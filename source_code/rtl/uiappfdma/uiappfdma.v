==> flow/design.v <==
`timescale 1ns / 1ps
module app_fdma#
(
  parameter  integer SDRAM_MAX_BURST_LEN = 256   
)
(
	input   wire            				   	fdma_clk       		,
	input   wire            				   	fdma_rstn         	,
	input   wire [22: 0]      					fdma_waddr          ,
	input   wire  	                            fdma_wareq          ,
	input   wire [15: 0]                      	fdma_wsize          ,                                     
	output  reg                                 fdma_wbusy          ,
	input   wire [31 :0]       					fdma_wdata			,
	output  wire                               	fdma_wvalid         ,
	input   wire [22: 0]      					fdma_raddr          ,
	input   wire                                fdma_rareq          ,
	input   wire [15: 0]                      	fdma_rsize          ,                                     
	output  reg                                 fdma_rbusy          ,
	output  wire [31 :0]       					fdma_rdata			,
	output  wire                               	fdma_rvalid         ,
	input	wire								sdr_init_done   	,
	input	wire								sdr_init_ref_vld	,
	output	reg   								app_wr_en       	,
	output 	reg  [20 :0]						app_wr_addr     	, 
	output 	wire [3  :0]						app_wr_dm       	,
	output 	wire [31 :0]						app_wr_din     	 	,
	output	reg 								app_rd_en       	,
	output 	reg  [20 :0]						app_rd_addr     	,
	input	wire 								sdr_rd_en       	,
	input  	wire [31 :0]						sdr_rd_dout         ,
	input   wire  								sdr_busy
);
localparam S_IDLE       = 2'h0;
localparam S_WRITE      = 2'h1;
localparam S_READ      	= 2'h2;
localparam S_READ_END   = 2'h3;
reg [1 :0]state;
reg [20:0]wr_addr;
reg wr_en;
wire wlast,w_next,fdma_wend;
reg [15:0] wburst_cnt=0;
reg [15:0] wburst_len=0;
reg [15:0] wfdma_cnt=0;
reg [15:0] fdma_wleft_cnt=0;
assign w_next = wr_en;
always@(posedge fdma_clk or negedge fdma_rstn)
	if(fdma_rstn == 1'b0)
    	wr_addr <= 0;
	else if((fdma_wareq==1'b1)&&(state==S_IDLE))
		wr_addr <= fdma_waddr[22:2];
	else if(w_next)
		wr_addr[20:0] <= wr_addr[20 :0] + 1'b1; 
always@(posedge fdma_clk or negedge fdma_rstn)
	if(fdma_rstn == 1'b0)
    	wburst_cnt <= 0;
	else if((fdma_wbusy==1'b1)&&(state==S_IDLE))
		wburst_cnt <= 0;
	else if(w_next)
		wburst_cnt <= wburst_cnt + 1'b1;    
assign wlast = (w_next == 1'b1) && (wburst_cnt == (wburst_len-1));
always@(posedge fdma_clk or negedge fdma_rstn)
	if(fdma_rstn == 1'b0)begin
		wfdma_cnt 	   <= 0;
		fdma_wleft_cnt <= 0;
	end
	else if(fdma_wareq==1'b1)begin
		wfdma_cnt <= 0;
		fdma_wleft_cnt <= fdma_wsize;
	end
	else if(w_next)begin
		wfdma_cnt <= wfdma_cnt + 1'b1;	
	    fdma_wleft_cnt <= (fdma_wsize - 1'b1) - wfdma_cnt;
    end
assign  fdma_wend = w_next && (fdma_wleft_cnt == 1 );
always@(posedge fdma_clk or negedge fdma_rstn)
	if(fdma_rstn == 1'b0)begin
		wburst_len <= 1;
	end
    else if((fdma_wbusy==1'b1)&&(state==S_IDLE))begin
        if(fdma_wleft_cnt[15:8] >0)  
			wburst_len <= SDRAM_MAX_BURST_LEN;
        else 
            wburst_len <= fdma_wleft_cnt[7:0];
    end
    else wburst_len <= wburst_len;
reg [20:0]rd_addr;
reg rd_en;
wire rlast,r_next,fdma_rend;
reg [15:0] rburst_cnt=0;
reg [15:0] rburst_len=0;
reg [15:0] rfdma_cnt=0;
reg [15:0] fdma_rleft_cnt=0;
assign r_next = rd_en;
always@(posedge fdma_clk or negedge fdma_rstn)
	if(fdma_rstn == 1'b0)
    	rd_addr <= 0;
	else if((fdma_rareq==1'b1)&&(state==S_IDLE))
		rd_addr <= fdma_raddr[22:2];
	else if(r_next)
		rd_addr[20 :0] <= rd_addr[20 :0] + 1'b1; 
always@(posedge fdma_clk or negedge fdma_rstn)
	if(fdma_rstn == 1'b0)
    	rburst_cnt <= 0;
	else if((fdma_rbusy==1'b1)&&(state==S_IDLE))
		rburst_cnt <= 0;
	else if(r_next)
		rburst_cnt <= rburst_cnt + 1'b1;    
assign rlast = (r_next == 1'b1) && (rburst_cnt == (rburst_len-1));
always@(posedge fdma_clk or negedge fdma_rstn)
	if(fdma_rstn == 1'b0)begin
		rfdma_cnt 	   <= 0;
		fdma_rleft_cnt <= 0;
	end
	else if(fdma_rareq==1'b1)begin
		rfdma_cnt <= 0;
		fdma_rleft_cnt <= fdma_rsize;
	end
	else if(r_next)begin
		rfdma_cnt <= rfdma_cnt + 1'b1;	
	    fdma_rleft_cnt <= (fdma_rsize - 1'b1) - rfdma_cnt;
    end
assign  fdma_rend = r_next && (fdma_rleft_cnt == 1 );
always@(posedge fdma_clk or negedge fdma_rstn)
	if(fdma_rstn == 1'b0)
		rburst_len <= 1;
    else if((fdma_rbusy==1'b1)&&(state==S_IDLE))begin
        if(fdma_rleft_cnt[15:8] >0)  
			rburst_len <= SDRAM_MAX_BURST_LEN;
        else 
            rburst_len <= fdma_rleft_cnt[7:0];
    end
    else
    	rburst_len <= rburst_len;
reg fdma_rareq_r;   
always@(posedge fdma_clk or negedge fdma_rstn)begin
	if(fdma_rstn == 1'b0)begin
    	wr_en		  <= 0;
        fdma_wbusy 	  <= 0;
        rd_en         <= 0;	
        fdma_rbusy    <= 0;
        fdma_rareq_r  <= 0;
        state         <= 0;
	end
	else begin
		case(state)
			S_IDLE:begin
			if(fdma_wareq) fdma_wbusy <= 1'b1;
			if(fdma_rareq) fdma_rbusy <= 1'b1;
            	if({sdr_busy,fdma_rareq_r,fdma_wbusy}==3'b001)begin
                    fdma_rareq_r 	<= fdma_rareq|fdma_rbusy;
                    state  			<= S_WRITE;
                end
                else if({sdr_busy,fdma_rbusy}==2'b01)begin
                    fdma_rareq_r 	<= 1'b0;
                    state  			<= S_READ;
                end
			end
            S_WRITE:begin
				if(fdma_wend == 1'b1)begin
                	wr_en   		<= 1'b0;
                    fdma_wbusy 		<= 1'b0;
                    state 			<= S_IDLE;
                end
                else if(wlast == 1'b1)begin
                    wr_en   		<= 1'b0;
                    state 			<= S_IDLE;
				end
				else begin
					wr_en   		<= 1'b1;
                    state 			<= S_WRITE;
				end
			end 
            S_READ:begin
				if(fdma_rend == 1'b1)begin
                	rd_en   		<= 1'b0;
                    state 			<= S_READ_END;
                end
                else if(rlast == 1'b1)begin
                    rd_en   		<= 1'b0;
                    state 			<= S_IDLE;
				end
				else begin
					rd_en   		<= 1'b1;
                    state 			<= S_READ;
				end
			end  
            S_READ_END:begin
            	   if(sdr_busy == 1'b0)begin
            	   fdma_rbusy 		<= 1'b0;
                   state 			<= S_IDLE;
                   end
            end
			default:state <= S_IDLE;
		endcase
	end
end
assign fdma_wvalid  = wr_en; 
assign app_wr_din   = fdma_wdata ;
assign app_wr_dm    = 4'b0000;
assign fdma_rvalid  = sdr_rd_en;
assign fdma_rdata   = sdr_rd_dout;
always@(posedge fdma_clk or negedge fdma_rstn)
begin
	if(fdma_rstn == 1'b0)
	begin
		app_wr_en   <= 'd0;
		app_wr_addr <= 'd0;
		app_rd_en   <= 'd0;
		app_rd_addr <= 'd0;
	end
	else if(sdr_init_done == 1'b1)
	begin
		app_wr_en   <= wr_en     ;
		app_wr_addr <= {wr_addr}   ;
		app_rd_en   <= rd_en     ;
		app_rd_addr <= {rd_addr}    ;
	end
	else
	begin
		app_wr_en   <= 'd0;
		app_wr_addr <= 'd0;
		app_rd_en   <= 'd0;
		app_rd_addr <= 'd0;
	end
end
endmodule
From RTL to reports: app_fdma --
The steps from the RTL of app_fdma to its reports follow in flow order. Lines are those of the file above, counted from 1. Cell names lack the library's common part. Not given: --
Set-up: top module app_fdma, clock port fdma_clk, standard-cell library sky130hd, corner tt_025C_1v80

Word-level counts --
Yosys after proc, flatten, opt, wreduce and memory -nomap, before mapping. Memory bits, and registers merged into a memory's read port (data or address), are not among the register bits. Print and check cells are not counted.
Word-level totals: bits in registers 221, latch bits 0, memory bits (writable) 0, memory bits (read-only) 0, clocked read ports x word width 0, memory cells 0, bits of input ports 150, elaborated cells 114
Cells by class: add/subtract/negate cells 12, $mul 0, divide/modulo/power cells 0, $lt $le $gt $ge 2, equal/unequal tests 14, shift-type cells 0, multiplexer cells 42, bitwise operators 1, reductions and logical operators 23
Operators by type and width (count):
- 16-bit 2-to-1 mux | 12
- 21-bit 2-to-1 mux | 6
- 16-bit by 1-bit adder with 16-bit output with constant B | 4
- 16-bit by 32-bit == test with 1-bit output | 2
- 21-bit by 1-bit adder with 21-bit output with constant B | 2
- 16-bit by 1-bit subtractor with 17-bit output with constant B | 2
- 16-bit by 1-bit subtractor with 16-bit output with constant B | 2
- 16-bit by 1-bit == test with 1-bit output with constant B | 2
- 16-bit subtractor | 2
- 2-bit nonzero test | 9
- 9-bit 2-to-1 mux | 2
- 8-bit by 1-bit > comparator with 1-bit output with constant B | 2
- 1-bit 2-to-1 mux | 14
- 2-bit 2-to-1 mux | 5
- 3-bit AND reduction | 3
- 1-bit logical AND | 8
- 2-bit != test with constant B | 4
- 2-bit parallel mux with 4-bit select | 1
- 2-bit by 1-bit == test with 1-bit output with constant B | 2
- 2-bit == test with constant B | 2
- 4-bit nonzero test | 1
- 1-bit parallel mux with 2-bit select | 2
- 3-bit by 1-bit == test with 1-bit output with constant B | 1
- 3-bit != test with constant B | 1
- 2-bit logical NOT | 1
- 2-bit AND reduction | 1
- 1-bit OR | 1

Logic depth --
Yosys ltp: most cells in a row. Word level: on the elaborated netlist, between registers, memories and ports. Mapped: between sequential cells and ports; inverters and the memories' decode and read muxes count.
Depth: depth after elaboration 6, ABC_AREA 0, mapped depth 12, gate-level depth less buffers 12

Mapped cells and area --
The flow's flattened synthesis, as Yosys stat reports it; memories are mapped. The netlist is that of the ABC_AREA named above (0 if unset); the other value can give another one. The area totals of this step are shown rounded.
Synthesis totals: mapped cells 1273, synthesis area 12000 µm², area of sequential cells 5200 µm², flip-flops 209, buffers 116
Cell types:
- dfrtp_1 | count 206, area in all 5.15E+03 µm²
- xnor2_1 | count 86, area in all 753.222 µm²
- buf_4 | count 69, area in all 517.997 µm²
- ha_1 | count 40, area in all 500.48 µm²
- nand2_1 | count 133, area in all 499.229 µm²
- o21ai_0 | count 95, area in all 475.456 µm²
- xor2_1 | count 53, area in all 464.195 µm²
- nor2_1 | count 123, area in all 461.693 µm²
- and2_1 | count 49, area in all 306.544 µm²
- mux2i_1 | count 24, area in all 240.23 µm²
- inv_1 | count 54, area in all 202.694 µm²
- nand3_1 | count 40, area in all 200.192 µm²
- a21oi_1 | count 34, area in all 170.163 µm²
- and3_1 | count 26, area in all 162.656 µm²
- clkbuf_1 | count 40, area in all 150.144 µm²
- a22o_1 | count 16, area in all 140.134 µm²
- nand4_1 | count 21, area in all 131.376 µm²
- nor3_1 | count 21, area in all 105.101 µm²
Not listed: further types 39, cells in them 143.

Path before layout --
OpenSTA on the mapped netlist: ideal clock, no wires. The path of least setup slack (recovery checks aside). Input and output delay are each 20% of the period. Register names are those of the netlist, which keeps one name where synthesis merged equal registers.
Timing path post-synthesis: kind reg-to-reg, start register rburst_len[2], end register rd_en, period 3.35 ns, time at the first pin 0.000 ns, arrival time 2.873 ns, required time 3.213 ns, slack 0.340 ns, path delay 3.010 ns, stages 12, path buffers 0, synthesis period reached 3.01 ns
"path delay" = arrival - input delay + setup time. "stages": output pins that drive a net of the path, with the launching flip-flop's if there is one; two outputs of one cell count as two. "synthesis period reached" = period - worst setup slack (recovery checks aside). The figure is calculated, with input and output delays left at 20% of the set period. The rows between start and end are the longest chain of elaborated cells between them; the timing report does not say that the signal goes this way. Where chains are equally long, one stands for them. A line is the first line of the expression or statement that the cell stems from. Yosys adds cells for indexed reads and writes and turns some case tables into memories. At most two assigning lines are given for a register; there are more.
On the way, post-synthesis: cells stage by stage dfrtp_1 > nor3_2 > nand3b_1 > nor3_1 > ha_1 > xor2_1 > nand2_1 > or4_1 > a2111o_1 > or4_4 > nand2b_1 > o21ai_0, cells in the longest elaborated chain 5, elaborated cells on any way between the ends 5
RTL lines, path post-synthesis:
- start, declared | line 90 | reg [15:0] rburst_len=0;
- start, assigned | line 130 | rburst_len <= fdma_rleft_cnt[7:0];
- start, assigned | line 133 | rburst_len <= rburst_len;
- 16-bit by 1-bit subtractor with 17-bit output | line 108 | assign rlast = (r_next == 1'b1) && (rburst_cnt == (rburst_len-1));
- 16-bit by 32-bit == test with 1-bit output | line 108
- 1-bit logical AND | line 108
- 1-bit 2-to-1 mux | line 178 | else if(rlast == 1'b1)begin
- 1-bit 2-to-1 mux | line 174 | if(fdma_rend == 1'b1)begin
- end, assigned | line 175 | rd_en <= 1'b0;
- end, assigned | line 179 | rd_en <= 1'b0;
- end, declared | line 87 | reg rd_en;

Timing after layout --
From the final timing report of record 2: the path of least setup slack in the routed layout; clock arrival at registers is part of the times.
Timing path after layout: kind reg-to-reg, start register rburst_len[2], end register rd_en, period 4.33 ns, time at the first pin 0.51 ns, arrival time 3.66 ns, required time 4.69 ns, slack 1.04 ns, stages 12, path buffers 0
The rows between start and end are the longest chain of elaborated cells between them; the timing report does not say that the signal goes this way. Where chains are equally long, one stands for them. At most two assigning lines are given for a register; there are more.
On the way, after layout: cells stage by stage dfrtp_1 > nor3_2 > nand3b_1 > nor3_1 > ha_1 > xor2_1 > nand2_1 > or4_1 > a2111o_1 > or4_4 > nand2b_1 > o21ai_0, cells in the longest elaborated chain 5, elaborated cells on any way between the ends 5
RTL lines, path after layout:
- start, declared | line 90 | reg [15:0] rburst_len=0;
- start, assigned | line 130 | rburst_len <= fdma_rleft_cnt[7:0];
- start, assigned | line 133 | rburst_len <= rburst_len;
- 16-bit by 1-bit subtractor with 17-bit output | line 108 | assign rlast = (r_next == 1'b1) && (rburst_cnt == (rburst_len-1));
- 16-bit by 32-bit == test with 1-bit output | line 108
- 1-bit logical AND | line 108
- 1-bit 2-to-1 mux | line 178 | else if(rlast == 1'b1)begin
- 1-bit 2-to-1 mux | line 174 | if(fdma_rend == 1'b1)begin
- end, assigned | line 175 | rd_en <= 1'b0;
- end, assigned | line 179 | rd_en <= 1'b0;
- end, declared | line 87 | reg rd_en;

Lab notebook: app_fdma

app_fdma through Yosys and OpenROAD on sky130hd: 2 stored runs, unordered, with their settings and measured results. The constraints put input and output delay at 20% of the set period each and load the outputs with 0.01 pF.
By "period reached" is meant the clock period of the run minus its worst setup slack. This is arithmetic on one report: input and output delays are still those of the set period (20% each).
"worst setup path time" is the time allowed to the run's worst setup path (the clock period less input and output delay, where it has them) less its slack. Clock arrival times count: a late capture clock shortens it, a late launch clock lengthens it.
By "total power after layout" is meant OpenSTA's value without simulated activity: inputs other than the clock are taken to toggle once in ten clock periods, and the tool carries that through the logic.
Values from the reports are rounded here.

[record 1] flow files
==> flow/run.sh <==
#!/bin/bash
# the make line also repeats the synthesis and layout settings of config.mk as NAME=value (left out here)
make -C /OpenROAD-flow-scripts/flow DESIGN_CONFIG=/design/flow/config.mk WORK_HOME=/design/flow/orfs CLKGATE_MAP_FILE= finish
==> flow/config.mk <==
export PLATFORM = sky130hd
export DESIGN_NAME = app_fdma
export DESIGN_NICKNAME = app_fdma
export VERILOG_FILES = /design/flow/design.v
export SDC_FILE = /design/flow/constraint.sdc
export NUM_CORES = 4
export LEC_CHECK = 0
export ABC_AREA = 0
export CAP_MARGIN = 20
export CELL_PAD_IN_SITES_DETAIL_PLACEMENT = 2
export CELL_PAD_IN_SITES_GLOBAL_PLACEMENT = 1
export CORE_ASPECT_RATIO = 0.69
export CORE_MARGIN = 5
export CORE_UTILIZATION = 65
export CTS_CLUSTER_DIAMETER = 297
export GPL_ROUTABILITY_DRIVEN = 1
export GPL_TIMING_DRIVEN = 0
export MIN_ROUTING_LAYER = met2
export PLACE_DENSITY_LB_ADDON = 0.06
export SETUP_SLACK_MARGIN = -0.21
export SLEW_MARGIN = 25
export TNS_END_PERCENT = 25
==> flow/constraint.sdc <==
create_clock -name core_clock -period 4.59 [get_ports {fdma_clk}]
set_input_delay 0.9180 -clock core_clock [delete_from_list [all_inputs] [get_ports {fdma_clk}]]
set_output_delay 0.9180 -clock core_clock [all_outputs]
set_load 0.01 [all_outputs]

[record 1] result: no final report: placement broke off with FLW-0024

[record 2] flow files
==> flow/run.sh <==
#!/bin/bash
# the make line also repeats the synthesis and layout settings of config.mk as NAME=value (left out here)
make -C /OpenROAD-flow-scripts/flow DESIGN_CONFIG=/design/flow/config.mk WORK_HOME=/design/flow/orfs CLKGATE_MAP_FILE= finish
==> flow/config.mk <==
export PLATFORM = sky130hd
export DESIGN_NAME = app_fdma
export DESIGN_NICKNAME = app_fdma
export VERILOG_FILES = /design/flow/design.v
export SDC_FILE = /design/flow/constraint.sdc
export NUM_CORES = 4
export LEC_CHECK = 0
export CAP_MARGIN = 20
export CORE_MARGIN = 2
export CORE_UTILIZATION = 40
export SLEW_MARGIN = 20
==> flow/constraint.sdc <==
create_clock -name core_clock -period 4.33 [get_ports {fdma_clk}]
set_input_delay 0.8660 -clock core_clock [delete_from_list [all_inputs] [get_ports {fdma_clk}]]
set_output_delay 0.8660 -clock core_clock [all_outputs]
set_load 0.01 [all_outputs]

[record 2] result: worst setup slack after layout 1.0 ns; worst setup path time 3.29 ns; worst path kind reg-to-reg; die footprint 31000 µm²; final setup TNS 0.000 ns; chip area in the Yosys report 12000 µm²; post-route utilization 48 %; total power after layout 6200 µW; period reached 3.294 ns
